==> flow/design.v <==
module FIFO (
    output reg [WIDTH-1:0] data_out,     
    output valid,                        
    output [$clog2(DEPTH)-1:0] count,    
    output reg overflow,                 
    output reg underflow,                
    output full,                         
    output near_full,                    
    output near_empty,                   
    output empty,                        
    input [WIDTH-1:0] data_in,           
    input clk,                           
    input wr_en,                         
    input rd_en,                         
    input rst                            
);
parameter WIDTH = 8;          
parameter DEPTH = 32;         
parameter near_e_depth = 2;   
parameter near_f_depth = 2;   
integer i;
reg [WIDTH-1:0] fifo[DEPTH-1:0];
reg [$clog2(DEPTH)-1:0] wr_pos = 'b0;
reg [$clog2(DEPTH)-1:0] rd_pos = 'b0;
assign count =      wr_pos - rd_pos;
assign empty =      (count == 0);
assign near_empty = (count <= near_e_depth) && !empty;
assign near_full =  (count >= (DEPTH-1 - near_f_depth)) && !full;
assign full =       (count == DEPTH-1);
assign valid =      (rd_en && !empty);
always @(posedge clk or negedge rst) begin
    if (!rst) begin
        wr_pos = 'b0; rd_pos = 'b0;
        for (i = 0; i < DEPTH; i = i + 1) 
            fifo[i] = 'b0;
        data_out = fifo[rd_pos];
        overflow = 1'b0; 
        underflow = 1'b0;
    end else begin
        if (wr_en && !full) begin
            fifo[wr_pos] = data_in;
            underflow = 1'b0;
            wr_pos = (wr_pos + 1);
        end else if (wr_en && full) 
            overflow = 1'b1;
        if (rd_en && !empty) begin
            data_out = fifo[rd_pos];
            overflow = 1'b0;
            rd_pos = (rd_pos + 1);
        end else if (rd_en && empty) begin
            underflow = 1'b1;
        end
    end
end
endmodule
### Step by step through the tools: FIFO

Tool output for the design above, in the order of the flow.
Lines are those of the file above, counted from 1.
Operators carry their Yosys type and port widths (W data, S select, Z words).
Cell names lack the library's common part.
Not given: --

* top module: FIFO
* clock: clk
* standard-cell library: sky130hd
* timing corner: tt_025C_1v80

### Elaborated design

Source: Yosys, flattened and elaborated. Widths are those after wreduce. Registers that Yosys merges into a memory's read port (data or address) are not register bits. Print and check cells do not count. Equal cells are merged and count once.

* add/subtract/negate cells: 3
* order comparisons: 2
* eq/ne operators: 64
* muxes and demuxes: 71
* reductions and logical operators: 45

Operator list (number)
* $reduce_or A31 Y1: 32
* $pmux W8 S2: 32
* $pmux W8 S32: 1
* $mux W8: 32
* $eq A5 B5 Y1 const B: 33
* $eq A5 B4 Y1 const B: 16
* $eq A5 B3 Y1 const B: 8
* $eq A5 B2 Y1 const B: 4
* $logic_not A5 Y1: 3
* $add A5 B1 Y5 const B: 2
* $eq A5 B1 Y1 const B: 2
* $logic_and A1 B1 Y1: 6
* $mux W1: 6
* $le A5 B2 Y1 const B: 1
* $sub A5 B5 Y5: 1
* $ge A5 B5 Y1 const B: 1
* $logic_not A1 Y1: 2
* $ne A2 B1 Y1 const B: 1
* $reduce_and A2 Y1: 1
* $reduce_bool A2 Y1: 1

* register bits after elaboration: 276

### Longest topological paths

Longest topological path by Yosys (ltp), each cell counted once; first at word level (registers and memories cut), then after technology mapping (sequential cells cut; the memories' decode and read muxes count).

* depth after elaboration: 7
* ABC_AREA: 0
* gate-level depth with buffers: 17
* mapped depth without buffers: 15

### After synthesis

The flow's flattened synthesis, as Yosys stat reports it; memories are mapped. The netlist is that of the ABC_AREA named above (0 if unset); the other value can give another one.

* mapped cells: 1072
* mapped area: 13304.0 µm²
* area of sequential cells: 6906.6 µm²
* mapped flip-flops: 276
* buffers: 63

Cells by type (number)
* dfrtp_1: 276
* mux2_2: 250
* a22oi_1: 64
* nand2_1: 61
* nor2_1: 59
* a32oi_1: 23
* ha_1: 16
* clkbuf_1: 44
* nor4_2: 11
* a21oi_1: 23
* nand4_1: 16
* a32o_1: 8
* o21ai_0: 16
* a221oi_1: 9
* and4_1: 9
* inv_1: 21
* a22o_1: 8
* xnor2_1: 8

Other cell types: 60; their cells: 150.

### Worst setup path after synthesis

Path of least setup slack by OpenSTA after synthesis, without wires, with an ideal clock, recovery checks aside; 20% of the period is set as input and as output delay. Where synthesis merged equal registers, the netlist keeps one of their names.

* path type: reg2reg
* start point: register wr_pos[0]
* end point: register data_out[1]
* period: 5.78 ns
* library setup time: 0.123 ns
* data arrival time: 4.177 ns
* required time: 5.657 ns
* slack: 1.480 ns
* path delay: 4.300 ns
* driving pins on the path: 18
* buffers on the path: 2
* synthesis period reached: 4.3 ns

"path delay" = arrival - input delay + setup time.
"driving pins on the path" counts driving pins, that of a launching flip-flop among them; a cell with two outputs on the path counts twice.
"synthesis period reached" = period - worst setup slack (recovery checks aside). The figure is calculated, with input and output delays left at 20% of the set period.
The rows between start and end are the longest chain of elaborated cells between them; the timing report does not say that the signal goes this way. Where chains are equally long, one stands for them.
Each line given opens the expression or statement behind the cell; cells for indexed reads and writes are added by Yosys, which also makes memories of some case tables.

* cell sequence: dfrtp_1 -> inv_1 -> ha_1 -> inv_1 -> fa_1 -> a21o_1 -> a21oi_2 -> xor2_2 -> inv_2 -> and3_4 -> buf_6 -> buf_2 -> nor4_2 -> mux2_2 -> a22oi_1 -> nand2_1 -> or4_1 -> o221a_2
* cells in the longest elaborated chain: 6
* elaborated cells on any way between the ends: 136
* those cells by class: 1 x add/sub; 32 x eq/ne; 65 x mux; 38 x reduce/logical

Ends and longest elaborated chain, post-synthesis
* start, declared: RTL line 23 `reg [$clog2(DEPTH)-1:0] wr_pos = 'b0;`
* start, assigned: RTL line 33 `wr_pos = 'b0; rd_pos = 'b0;`
* start, assigned: RTL line 43 `wr_pos = (wr_pos + 1);`
* $sub A5 B5 Y5: RTL line 25 `assign count =      wr_pos - rd_pos;`
* $eq A5 B5 Y1: RTL line 29 `assign full =       (count == DEPTH-1);`
* $logic_not A1 Y1: RTL line 40 `if (wr_en && !full) begin`
* $logic_and A1 B1 Y1: RTL line 40
* $mux W8: RTL line 40
* $pmux W8 S32: RTL line 47 `data_out = fifo[rd_pos];`
* end, assigned: RTL line 36 `data_out = fifo[rd_pos];`
* end, assigned: RTL line 47
* end, declared: RTL line 2 `output reg [WIDTH-1:0] data_out,`

Nets of the timed path that keep an RTL name, with a line that drives or declares them; the list need not be complete.

Nets with RTL names, path post-synthesis (RTL line)
* count[4]: 25
* full: 29

### Timing after layout

From the final timing report of job 1: the path of least setup slack in the routed layout; clock arrival at registers is part of the times.

* path type: reg2out
* start point: register wr_pos[2]
* end point: output valid
* period: 6.8 ns
* data arrival time: 3.76 ns
* required time: 5.44 ns
* slack: 1.68 ns
* driving pins on the path: 10
* buffers on the path: 2

The rows between start and end are the longest chain of elaborated cells between them; the timing report does not say that the signal goes this way. Where chains are equally long, one stands for them.

* cell sequence: dfrtp_1 -> ha_1 -> a21o_1 -> a21oi_2 -> xor2_2 -> nand3_1 -> nor3_1 -> nor2_1 -> buf_4 -> clkdlybuf4s50_1
* cells in the longest elaborated chain: 4
* elaborated cells on any way between the ends: 4
* those cells by class: 1 x add/sub; 3 x reduce/logical

Ends and longest elaborated chain, after layout
* start, declared: RTL line 23 `reg [$clog2(DEPTH)-1:0] wr_pos = 'b0;`
* start, assigned: RTL line 33 `wr_pos = 'b0; rd_pos = 'b0;`
* start, assigned: RTL line 43 `wr_pos = (wr_pos + 1);`
* $sub A5 B5 Y5: RTL line 25 `assign count =      wr_pos - rd_pos;`
* $logic_not A5 Y1: RTL line 26 `assign empty =      (count == 0);`
* $logic_not A1 Y1: RTL line 30 `assign valid =      (rd_en && !empty);`
* $logic_and A1 B1 Y1: RTL line 30
* end, declared: RTL line 3 `output valid,`

Add stored flow runs of FIFO

Flow measurements of FIFO on sky130hd: 2 stored runs with different settings, listed in no order. Input and output delays are each 20% of the period that was set; the output load is 0.01 pF.
By "reached clock period" is meant the clock period of the run minus its worst setup slack. This is arithmetic on one report: input and output delays are still those of the set period (20% each).
By "worst setup path time" is meant the share of the clock period that the worst setup path is allowed (20% is reserved at inputs, 20% at outputs), minus its slack. Clock arrival times at its registers enter into it.
"total power of the final layout": no workload was simulated; the value follows from the tool's default switching activity.

### Job 1

==> flow/run.sh <==
#!/bin/bash
# the make line also repeats the synthesis and layout settings of config.mk as NAME=value (left out here)
make -C /OpenROAD-flow-scripts/flow DESIGN_CONFIG=/design/flow/config.mk WORK_HOME=/design/flow/orfs CLKGATE_MAP_FILE= finish
==> flow/config.mk <==
export PLATFORM = sky130hd
export DESIGN_NAME = FIFO
export DESIGN_NICKNAME = FIFO
export VERILOG_FILES = /design/flow/design.v
export SDC_FILE = /design/flow/constraint.sdc
export NUM_CORES = 4
export LEC_CHECK = 0
export CAP_MARGIN = 20
export CORE_MARGIN = 2
export CORE_UTILIZATION = 53
export MIN_ROUTING_LAYER = met1
export PLACE_DENSITY_LB_ADDON = 0.09
export SETUP_SLACK_MARGIN = 0.37
export SLEW_MARGIN = 20
==> flow/constraint.sdc <==
create_clock -name core_clock -period 6.8 [get_ports {clk}]
set_input_delay 1.3600 -clock core_clock [delete_from_list [all_inputs] [get_ports {clk}]]
set_output_delay 1.3600 -clock core_clock [all_outputs]
set_load 0.01 [all_outputs]

Results of job 1:
- Synthesized cell area: 13304.0 µm²
- Full die area: 26385.1 µm²
- Standard-cell area after routing: 14921.8 µm²
- Utilization of the finished layout: 0.61
- Worst setup slack after layout: 1.677 ns
- Setup TNS: 0.000 ns
- Total power of the final layout: 9.300 mW
- Reached clock period: 5.123 ns
- Worst setup path time: 3.76 ns
- Type of the worst setup path: reg2out

### Job 2

==> flow/run.sh <==
#!/bin/bash
# the make line also repeats the synthesis and layout settings of config.mk as NAME=value (left out here)
make -C /OpenROAD-flow-scripts/flow DESIGN_CONFIG=/design/flow/config.mk WORK_HOME=/design/flow/orfs CLKGATE_MAP_FILE= finish
==> flow/config.mk <==
export PLATFORM = sky130hd
export DESIGN_NAME = FIFO
export DESIGN_NICKNAME = FIFO
export VERILOG_FILES = /design/flow/design.v
export SDC_FILE = /design/flow/constraint.sdc
export NUM_CORES = 4
export LEC_CHECK = 0
export CAP_MARGIN = 20
export CORE_ASPECT_RATIO = 1.6
export CORE_MARGIN = 7
export CORE_UTILIZATION = 32
export GPL_ROUTABILITY_DRIVEN = 0
export MAX_ROUTING_LAYER = met5
export MIN_ROUTING_LAYER = met2
export PLACE_DENSITY_LB_ADDON = 0.11
export SETUP_SLACK_MARGIN = 0.69
export SLEW_MARGIN = 20
==> flow/constraint.sdc <==
create_clock -name core_clock -period 3.5 [get_ports {clk}]
set_input_delay 0.7000 -clock core_clock [delete_from_list [all_inputs] [get_ports {clk}]]
set_output_delay 0.7000 -clock core_clock [all_outputs]
set_load 0.01 [all_outputs]

Results of job 2:
- Synthesized cell area: 13304.0 µm²
- Full die area: 47638.1 µm²
- Standard-cell area after routing: 19585.0 µm²
- Utilization of the finished layout: 0.477
- Worst setup slack after layout: -0.523 ns
- Setup TNS: -3.615 ns
- Total power of the final layout: 26.233 mW
- Reached clock period: 4.023 ns
- Worst setup path time: 4.02 ns
- Type of the worst setup path: reg2reg
